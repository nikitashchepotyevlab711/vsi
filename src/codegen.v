==> flow/design.v <==
module codegen #(
	parameter DATA_WIDTH = 8
) (
	input  wire clk,
	input  wire rst_l,
	output reg ready,
	input wire start,
	output wire [DATA_WIDTH-1:0] data
);
reg [DATA_WIDTH-1:0] increment;
always @(posedge clk or negedge rst_l) begin
	if (!rst_l) begin
		increment <= '0;
		ready <= 0;
	end
	else begin
		if (start)
			if (increment < 8'hff) begin
				increment <= increment + 1;
				ready <= 0;
			end
			else	
				ready <= 1;
	end
end
assign data = increment;
endmodule
== Step by step through the tools: codegen ==
Tool output for the design above, in the order of the flow.
Line numbers count from 1 in the design file above.
Operators carry their Yosys type and port widths (W data, S select, Z words).
Cell names lack the library's common part.
Not given: --

* Top: codegen
* Clock: clk
* Standard-cell library: sky130hd
* Library corner: tt_025C_1v80

== Word level ==
Counts by Yosys on the flattened word-level netlist (proc, flatten, opt, wreduce; memories kept). Register bits leave out memories and registers merged into their read ports (data or address); mux counts leave out enables and synchronous resets folded into registers. Print and check cells are left out. Cells with the same type and inputs are merged into one.

* Add/sub/neg operators: 1
* $lt $le $gt $ge: 1
* Mux-type cells: 1
* Reductions and logical operators: 1

{| class="wikitable"
|+ Operators by type and width
! kind !! count
|-
| $add A8 B1 Y8 const B || 1
|-
| $lt A8 B8 Y1 const B || 1
|-
| $reduce_and A2 Y1 || 1
|-
| $mux W1 || 1
|}

* Register bits: 9
* Input bits: 3
* Output and inout bits: 9
* Word-level cells: 6

== Depth ==
Depth = most cells in a row (Yosys ltp): at word level without a register or memory, in the mapped netlist without a sequential cell, where the memories' decode and read muxes count.

* Depth after elaboration: 2
* ABC_AREA: 0
* Gate-level depth with buffers: 5
* Gate-level depth less buffers: 4

== Netlist ==
Yosys stat after the flow's synthesis: flattened, memories mapped to cells. It holds for the ABC_AREA given above (unset counts as 0); a run with the other value may have another netlist.
Totals and module areas in this step are rounded.

* Cells in the netlist: 41
* Cell area after synthesis: 470 µm²
* Sequential area: 230 µm²
* Flip-flops: 9
* Buffer cells: 2

{| class="wikitable"
|+ Cells by type
! cell !! count !! total area (µm²)
|-
| dfrtp_1 || 9 || 225.216
|-
| a31oi_1 || 4 || 25.024
|-
| and4_4 || 2 || 22.522
|-
| buf_6 || 2 || 22.522
|-
| a21oi_1 || 3 || 15.014
|-
| and3_2 || 2 || 15.014
|-
| ha_1 || 1 || 12.512
|-
| nand4_1 || 2 || 12.512
|-
| mux2_1 || 1 || 11.261
|-
| mux2_2 || 1 || 11.261
|-
| mux2i_1 || 1 || 10.01
|-
| a21oi_2 || 1 || 8.758
|-
| a41oi_1 || 1 || 8.758
|-
| and2_4 || 1 || 8.758
|-
| and4_1 || 1 || 8.758
|-
| nand2b_2 || 1 || 8.758
|-
| o21ai_2 || 1 || 8.758
|-
| xnor2_1 || 1 || 8.758
|}

Not listed: further types 6, cells in them 6.

== Worst setup path after synthesis ==
OpenSTA on the mapped netlist: ideal clock, no wires. The path of least setup slack (recovery checks aside). Input and output delay are each 20% of the period. Register names are those of the netlist, which keeps one name where synthesis merged equal registers.

* Kind: reg2reg
* From: reg increment[0]
* To: reg increment[1]
* Clock period: 1.4 ns
* Library setup time: 0.128 ns
* Launch time at the first pin: 0.000 ns
* Arrival time: 1.246 ns
* Required time: 1.272 ns
* Slack: 0.026 ns
* Delay of the path: 1.374 ns
* Driving pins on the path: 5
* Path buffers: 0
* Synthesis period reached: 1.374 ns

"delay of the path" is the arrival time less input delay plus setup time.
"driving pins on the path" counts driving pins, that of a launching flip-flop among them; a cell with two outputs on the path counts twice.
"synthesis period reached" = period - worst setup slack (recovery checks aside). The figure is calculated, with input and output delays left at 20% of the set period.
The rows between start and end are the longest chain of elaborated cells between them; the timing report does not say that the signal goes this way. Where chains are equally long, one stands for them.
Each line given opens the expression or statement behind the cell; cells for indexed reads and writes are added by Yosys, which also makes memories of some case tables.

* Cells stage by stage: dfrtp_1 -> ha_1 -> nand4_1 -> o21ai_2 -> mux2_1
* Length of the longest elaborated chain: 2
* Elaborated cells on any way between the ends: 3
* RTL lines with such cells: 2
* Classes of those cells: 1 x add/sub; 1 x compare; 1 x reduce/logical

{| class="wikitable"
|+ Ends and longest elaborated chain, post-synthesis
! item !! RTL line !! RTL
|-
| start, declared || 10 || <nowiki>reg [DATA_WIDTH-1:0] increment;</nowiki>
|-
| start, assigned || 13 || <nowiki>increment <= '0;</nowiki>
|-
| start, assigned || 19 || <nowiki>increment <= increment + 1;</nowiki>
|-
| $lt A8 B8 Y1 || 18 || <nowiki>if (increment < 8'hff) begin</nowiki>
|-
| $reduce_and A2 Y1 || -- ||
|-
| end, assigned || 13 ||
|-
| end, assigned || 19 ||
|-
| end, declared || 10 ||
|}

== Worst path after layout ==
From the final timing report of run 2: the path of least setup slack in the routed layout; clock arrival at registers is part of the times.

* Kind: reg2out
* From: reg increment[5]
* To: out data[5]
* Clock period: 1.71 ns
* Output delay: 0.34 ns
* Launch time at the first pin: 0.26 ns
* Arrival time: 1.29 ns
* Required time: 1.37 ns
* Slack: 0.08 ns
* Driving pins on the path: 2
* Path buffers: 1

* Cells stage by stage: dfrtp_1 -> clkdlybuf4s50_1
* Length of the longest elaborated chain: 0
* Elaborated cells on any way between the ends: 0
* RTL lines with such cells: 0

{| class="wikitable"
|+ Ends and longest elaborated chain, after layout
! item !! RTL line !! RTL
|-
| start, declared || 10 || <nowiki>reg [DATA_WIDTH-1:0] increment;</nowiki>
|-
| start, assigned || 13 || <nowiki>increment <= '0;</nowiki>
|-
| start, assigned || 19 || <nowiki>increment <= increment + 1;</nowiki>
|-
| end, declared || 8 || <nowiki>output wire [DATA_WIDTH-1:0] data</nowiki>
|}

FLOW RESULTS
============

2 stored runs of codegen in the flow (synthesis by Yosys, layout by OpenROAD, sky130hd cells), in arbitrary order. Constraints: input delay and output delay 20% of the set period each, output load 0.01 pF.
"achieved period" is the run's clock period less its worst setup slack. It is reckoned from that one timing run; input and output delays stay at 20% of the period that was set.
By "total power of the final layout" is meant OpenSTA's value without simulated activity: inputs other than the clock are taken to toggle once in ten clock periods, and the tool carries that through the logic.
Values from the reports are rounded here.

=== Run 1 ===
{| class="wikitable"
! Setting !! Value
|-
| period_ns || 1.23
|-
| CORE_UTILIZATION || 45
|-
| PLACE_DENSITY_LB_ADDON || 0.15
|-
| CELL_PAD_IN_SITES_GLOBAL_PLACEMENT || 3
|-
| GPL_TIMING_DRIVEN || 0
|-
| CTS_CLUSTER_SIZE || 45
|-
| CTS_CLUSTER_DIAMETER || 344
|-
| SLEW_MARGIN || 35
|-
| MIN_ROUTING_LAYER || met1
|-
| CAP_MARGIN || 20
|-
| CORE_MARGIN || 2
|}
No results, placement failed with FLW-0024.

=== Run 2 ===
{| class="wikitable"
! Setting !! Value
|-
| period_ns || 1.71
|-
| SETUP_SLACK_MARGIN || 0.03
|-
| CAP_MARGIN || 20
|-
| CORE_MARGIN || 2
|-
| CORE_UTILIZATION || 40
|-
| SLEW_MARGIN || 20
|-
! Result !! Value
|-
| Post-synthesis cell area || 470 µm²
|-
| Achieved period || 1.628 ns
|-
| Total power of the final layout || 1.0 mW
|-
| Final utilization || 56 %
|-
| Die size || 1500 µm²
|-
| Setup slack of the worst path || 0.082 ns
|}
